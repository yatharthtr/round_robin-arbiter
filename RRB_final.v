==> flow/design.v <==
module MUX(
    reset,
    clk,
    sel_one_hot,
    data_in_bus,
    data_out
);
    parameter channels=8,width=32;
    input reset,clk;
    input [channels-1:0]sel_one_hot;
    input [channels*width-1:0]data_in_bus;
    output reg [width-1:0]data_out;
    function integer decimal;
        input [channels-1:0] hot_one_code;
        integer i;
        for (i=0;i<channels;i=i+1)
            if(hot_one_code[i])
                decimal=i;
    endfunction
    always @(*)
    begin
        data_out=data_in_bus[((decimal(sel_one_hot)+1)*width-1)-:width];
    end
endmodule
module next_grant_pre_calculator(
    request,
    grant,
    next_grant,
    reset,
    clk,
    priorities
);
    parameter channels=8;
    input reset;
    input clk;
    input [channels-1:0]request;
    input [channels-1:0]grant;
    output reg [channels-1:0]next_grant;
    output reg [channels-1:0]priorities;
    parameter Reset=2'b01;
    parameter Next_grant=2'b10;
    reg [1:0]state;
    always @(posedge clk)
    begin
        if(reset)
        begin
            state<=Reset;
        end
        else
        begin
            case(state)
                Reset:
                begin
                    state<=Next_grant;
                end
                Next_grant:
                begin
                    state<=state;
                end
                default:
                begin
                    state<=Reset;
                end
            endcase;
        end
    end
    always @(posedge clk)
    begin
        if(reset)
        begin
            next_grant=0;
            priorities=0;
        end
        else
        begin
            case(state)
                Reset:
                begin
                    priorities=~0;
                    next_grant=0;
                end
                Next_grant:
                begin
                    priorities=(~{grant[channels-2:0],grant[channels-1]})+1'b1;
                    if(priorities==0)
                    begin
                        priorities=~0;
                    end
                    else
                    begin
                        priorities=priorities;
                    end
                    next_grant=request&priorities;
                    if((next_grant==0)&& (request!=0))
                    begin
                        next_grant=request;
                    end
                end
                default:
                begin
                    priorities=priorities;
                    next_grant=next_grant;
                end
            endcase;
        end
    end
endmodule
module grant_request(
    request,
    next_grant,
    clk,
    reset,
    grant,
    priorities,
    weight
);
    parameter channels=8;
    parameter width=32;
    parameter max_weight=16;
    input reset;
    input clk;
    input [channels-1:0] request;
    input [channels-1:0] next_grant;
    input [channels-1:0] priorities;
    input [width-1:0] weight;
    output reg [channels-1:0]grant;
    reg [1:0]state;
    reg [channels-1:0] blk_request;
    reg [width-1:0] blk_weight;
    reg [width-1:0] blk_counting;
    parameter Reset=2'b00;
    parameter Granting_process=2'b01;
    parameter get_weight=2'b10;
    parameter counting=2'b11;
    always @(posedge clk)
    begin
        if(reset)
        begin
            blk_request=0;
        end
        else
        begin
            blk_request=request;
        end
    end
    always @(posedge clk)
    begin
        if(reset)
        begin
            state<=Reset;
        end
        else
        begin
            case(state)
                Reset:
                begin
                    state<=Granting_process;
                end
                Granting_process:
                begin
                    if(grant!=0)
                    begin
                        state<=get_weight;
                    end
                    else
                    begin
                        state<=state;
                    end
                end
                get_weight:
                begin
                    state<=counting;
                end
                counting:
                begin
                    if(blk_counting>=blk_weight)
                    begin
                        state<=Granting_process;
                    end
                    else if(blk_counting>=max_weight)
                    begin
                        state<=Granting_process;
                    end
                    else
                    begin
                        state<=state;
                    end
                end
                default:
                begin
                    state<=Reset;
                end
            endcase;
        end
    end
    always @(posedge clk)
    begin
        if(reset)
        begin
            grant=0;
        end
        else
        begin
            case(state)
                Reset:
                begin
                    grant=0;
                    blk_counting=0;
                    blk_weight=0;
                end
                Granting_process:
                begin
                    grant=request&next_grant&(~next_grant+1);
                    blk_counting=32'd2;
                end 
                get_weight:
                begin
                    blk_weight=weight;
                end
                counting:
                begin
                    blk_counting=blk_counting+1;
                    grant=grant;
                end
                default:
                begin
                    blk_counting=blk_counting;
                    grant=grant;
                end
            endcase;
        end
    end
endmodule
module final_RRB(
    reset,
    clk,
    request,
    weight,
    grant,
);
    parameter width=32;
    parameter channels=8;
    input reset;
    input clk;
    input [channels-1:0] request;
    input[channels*width-1:0]weight;
    output wire [channels-1:0] grant;
    wire [width-1:0]get_weight;
    wire [channels-1:0] next_grant;
    wire [channels-1:0] priorities;
    MUX m0(
        .reset(reset),
        .clk(clk),
        .sel_one_hot(grant),
        .data_in_bus(weight),
        .data_out(get_weight)
    );
    next_grant_pre_calculator N0(
        .reset(reset),
        .clk(clk),
        .request(request),
        .grant(grant),
        .next_grant(next_grant),
        .priorities(priorities)
    );
    grant_request g0(
        .reset(reset),
        .clk(clk),
        .request(request),
        .grant(grant),
        .next_grant(next_grant),
        .priorities(priorities),
        .weight(get_weight)
    );
endmodule
# From RTL to reports: final_RRB
# The steps from the RTL of final_RRB to its reports follow in flow order.
# Lines are those of the file above, counted from 1.
# Operators: Yosys type, input widths -> output width; for muxes data width and select width s.
# A cell with -- has no value.
# design
top	final_RRB
clk_port	clk
library	sky130hd
pvt_corner	tt_025C_1v80

# Elaborated design
# Counts by Yosys on the flattened word-level netlist (proc, flatten, opt, wreduce; memories kept). Register bits leave out memories and registers merged into their read ports (data or address). Print and check cells are left out. Cells with the same type and inputs are merged into one.
# bits
out_inout_bits	8
elab_cells	64
ff_bits	84
inputBits	266
# classes
logic	8
n_reduce_logical	12
n_cmp	2
equal	7
shift	1
add_sub_neg	7
mux	21
# ops
cell	n
$shiftx 256x32->32	1
$mux 27	8
$pmux 32 s3	1
$pmux 32 s2	1
$add 32x1->32 const B	1
$add 32x2->32 const B	1
$sub 32x2->32 const B	1
$ge 32x32->1	1
$ge 32x5->1 const B	1
$sub 32x7->32 const B	1
$pmux 8 s2	2
$mux 8	4
$add 27x2->27 const B	1
$and 8x8->8	3
$add 8x1->8 const B	2
$not 8->8	2
$logic_not 8->1	2
$reduce_bool 8->1	2
$pmux 2 s4	1
$eq 2x2->1 const B	3
$reduce_and 2->1	3
$mux 2	3
$eq 2x1->1 const B	2
$reduce_or 2->1	2
$pmux 2 s2	1
$not 1->1	3
$ne 3x1->1 const B	1
$ne 2x1->1 const B	1
# Other operator kinds: 3; their cells: 3.

# Depth
# Depth = most cells in a row (Yosys ltp): at word level without a register or memory, in the mapped netlist without a sequential cell, where the memories' decode and read muxes count.
# logic_depth
ltp_word	14
ABC_AREA	0
mapped_depth	15
depth_no_buf	10

# After synthesis
# The flow's flattened synthesis, as Yosys stat reports it; memories are mapped. The netlist is that of the ABC_AREA named above (0 if unset); the other value can give another one.
# types
cell_type	n	area_total_um2
sky130_fd_sc_hd__edfxtp_1	64	1.92E+03
sky130_fd_sc_hd__mux4_2	61	1.37E+03
sky130_fd_sc_hd__ha_1	37	462.944
sky130_fd_sc_hd__dfxtp_1	21	420.403
sky130_fd_sc_hd__a22o_1	34	297.786
sky130_fd_sc_hd__inv_1	45	168.912
sky130_fd_sc_hd__xnor2_1	18	157.651
sky130_fd_sc_hd__and2_1	23	143.888
sky130_fd_sc_hd__nand2_1	33	123.869
sky130_fd_sc_hd__nand4_1	17	106.352
sky130_fd_sc_hd__buf_6	8	90.086
sky130_fd_sc_hd__nand3_1	17	85.082
sky130_fd_sc_hd__xor2_1	8	70.067
sky130_fd_sc_hd__nor4_1	11	68.816
sky130_fd_sc_hd__nor2_1	18	67.565
sky130_fd_sc_hd__a21oi_1	13	65.062
sky130_fd_sc_hd__nor3_1	11	55.053
sky130_fd_sc_hd__o21ai_0	11	55.053
# Other cell types: 50; their cells: 140.
# mapped
n_buf	34
stdcells	590
mapped_area_um2	6821.5
seqArea_um2	2342.2
ff_cells	85
# The figures by module come from a second, unflattened synthesis with its own total; it is not the netlist above.
# hier_totals
cells_unflattened	672
area_unflattened_um2	7392.1
# Rows give one instance, submodules left out.
# modules
mod	area_um2	n_inst	seq_area_um2	cells
grant_request	4300.4	1	2162.1	410
MUX	2042.0	1	0.0	148
next_grant_pre_calculator	1049.8	1	360.3	114
final_RRB	0.0	1	0.0	0

# Timing after synthesis
# Path of least setup slack by OpenSTA after synthesis, without wires, with an ideal clock, recovery checks aside; 20% of the period is set as input and as output delay. Where synthesis merged equal registers, the netlist keeps one of their names.
# synth_timing
kind	in2reg
from	input port reset
to	register g0.blk_weight[0]
n_path_buf	1
driving_pins	2
required_time_ns	3.729
t_arrival_ns	3.242
launch_ns	0.838
delay_ns	2.865
in_delay_ns	0.838
setup_slack_ns	0.487
tclk_ns	4.19
setup_ns	0.461
synth_period_reached_ns	3.703
# "delay_ns" = arrival - input delay + setup time.
# "driving_pins" counts driving pins, that of a launching flip-flop among them; a cell with two outputs on the path counts twice.
# "synth_period_reached_ns" is the clock period less the worst setup slack; recovery checks do not enter. This is arithmetic on one report: input and output delays are still those of the set period (20% each).
# Between the ends stands the longest chain of elaborated cells between them, by number of cells; it is not shown to be the way that was timed. Of several equally long chains one is given.
# Each line given opens the expression or statement behind the cell; cells for indexed reads and writes are added by Yosys, which also makes memories of some case tables.
# synth_between
path_cell_list	sky130_fd_sc_hd__clkbuf_1 sky130_fd_sc_hd__nor3_1
elab_chain_len	2
cone_cells	2
cone_lines	0
cone_classes	logic: 1; reduce/logical: 1
# synth_lines
item	line	text
from (decl)	243	input reset;
$not 1->1	--
$reduce_and 2->1	--
to (assign)	209	blk_weight=0;
to (assign)	218	blk_weight=weight;
to (decl)	129	reg [width-1:0] blk_weight;

# Timing after layout
# From the final timing report of entry A: the path of least setup slack in the routed layout; clock arrival at registers is part of the times.
# layout_timing
kind	reg2reg
from	register g0.grant[5]
to	register g0.blk_weight[3]
launch_ns	0.34
setup_slack_ns	0.62
setup_ns	0.13
tclk_ns	3.75
n_path_buf	2
required_time_ns	3.96
t_arrival_ns	3.35
driving_pins	13
# Between the ends stands the longest chain of elaborated cells between them, by number of cells; it is not shown to be the way that was timed. Of several equally long chains one is given.
# A register here has more assigning lines than the two given.
# layout_between
path_cell_list	sky130_fd_sc_hd__dfxtp_1 sky130_fd_sc_hd__nor2_1 sky130_fd_sc_hd__a221oi_4 sky130_fd_sc_hd__nor2_4 sky130_fd_sc_hd__inv_1 sky130_fd_sc_hd__ha_1 sky130_fd_sc_hd__clkinv_2 sky130_fd_sc_hd__buf_4 sky130_fd_sc_hd__a21oi_1 sky130_fd_sc_hd__a311oi_1 sky130_fd_sc_hd__and2_1 sky130_fd_sc_hd__buf_4 sky130_fd_sc_hd__a22o_1
elab_chain_len	9
cone_cells	9
cone_lines	3
cone_classes	add/sub: 4; shift: 1; mux: 4
# layout_lines
item	line	text
from (decl)	126	output reg [channels-1:0]grant;
from (assign)	213	grant=request&next_grant&(~next_grant+1);
from (assign)	223	grant=grant;
$mux 27 x3	17	if(hot_one_code[i])
$add 27x2->27	22	data_out=data_in_bus[((decimal(sel_one_hot)+1)*width-1)-:width];
$sub 32x2->32	22
$add 32x2->32	22
$sub 32x7->32	22
$shiftx 256x32->32	22
$pmux 32 s2	204	case(state)
to (assign)	209	blk_weight=0;
to (assign)	218	blk_weight=weight;
to (decl)	129	reg [width-1:0] blk_weight;

# 2 stored runs of final_RRB in the flow (synthesis by Yosys, layout by OpenROAD, sky130hd cells), in arbitrary order. Constraints: input delay and output delay 20% of the set period each, output load 0.01 pF.
# "period_reached_ns" is the run's clock period less its worst setup slack. It is reckoned from that one timing run; input and output delays stay at 20% of the period that was set.
# "timing.worst_path_ns" = time allowed to the worst setup path (clock period - input delay - output delay, where it has them) - its slack; a late launch clock adds to it, a late capture clock takes from it.
# "power_w" is the tool's figure for a default switching activity; nothing was simulated.
# A setting shown as - is not set for that run.
# Results: - = not shown.
stored run	period_ns	CORE_UTILIZATION	CAP_MARGIN	CORE_MARGIN	SLEW_MARGIN	PLACE_DENSITY_LB_ADDON	TNS_END_PERCENT	ABC_AREA	GPL_ROUTABILITY_DRIVEN	CTS_CLUSTER_SIZE	CTS_CLUSTER_DIAMETER	die_um2	worst_setup_slack_ns	worst_hold_slack_ns	power_w	timing.worst_path_ns	critical_path_kind	period_reached_ns	setup_tns_ns	post_synth_area_um2	final_stdcell_area_um2	layout_utilization_pct
entry A	3.75	48	20	2	20	-	-	-	-	-	-	15180.7	0.616	0.475	0.002655	3.13	reg2reg	3.134	0.000	6821.5	9963.3	71.8
entry B	5.13	65	5	2	0	0.13	10	0	1	14	40	-	-	-	-	-	-	-	-	-	-	-
# Entry B: stopped before the end: placement reported FLW-0024
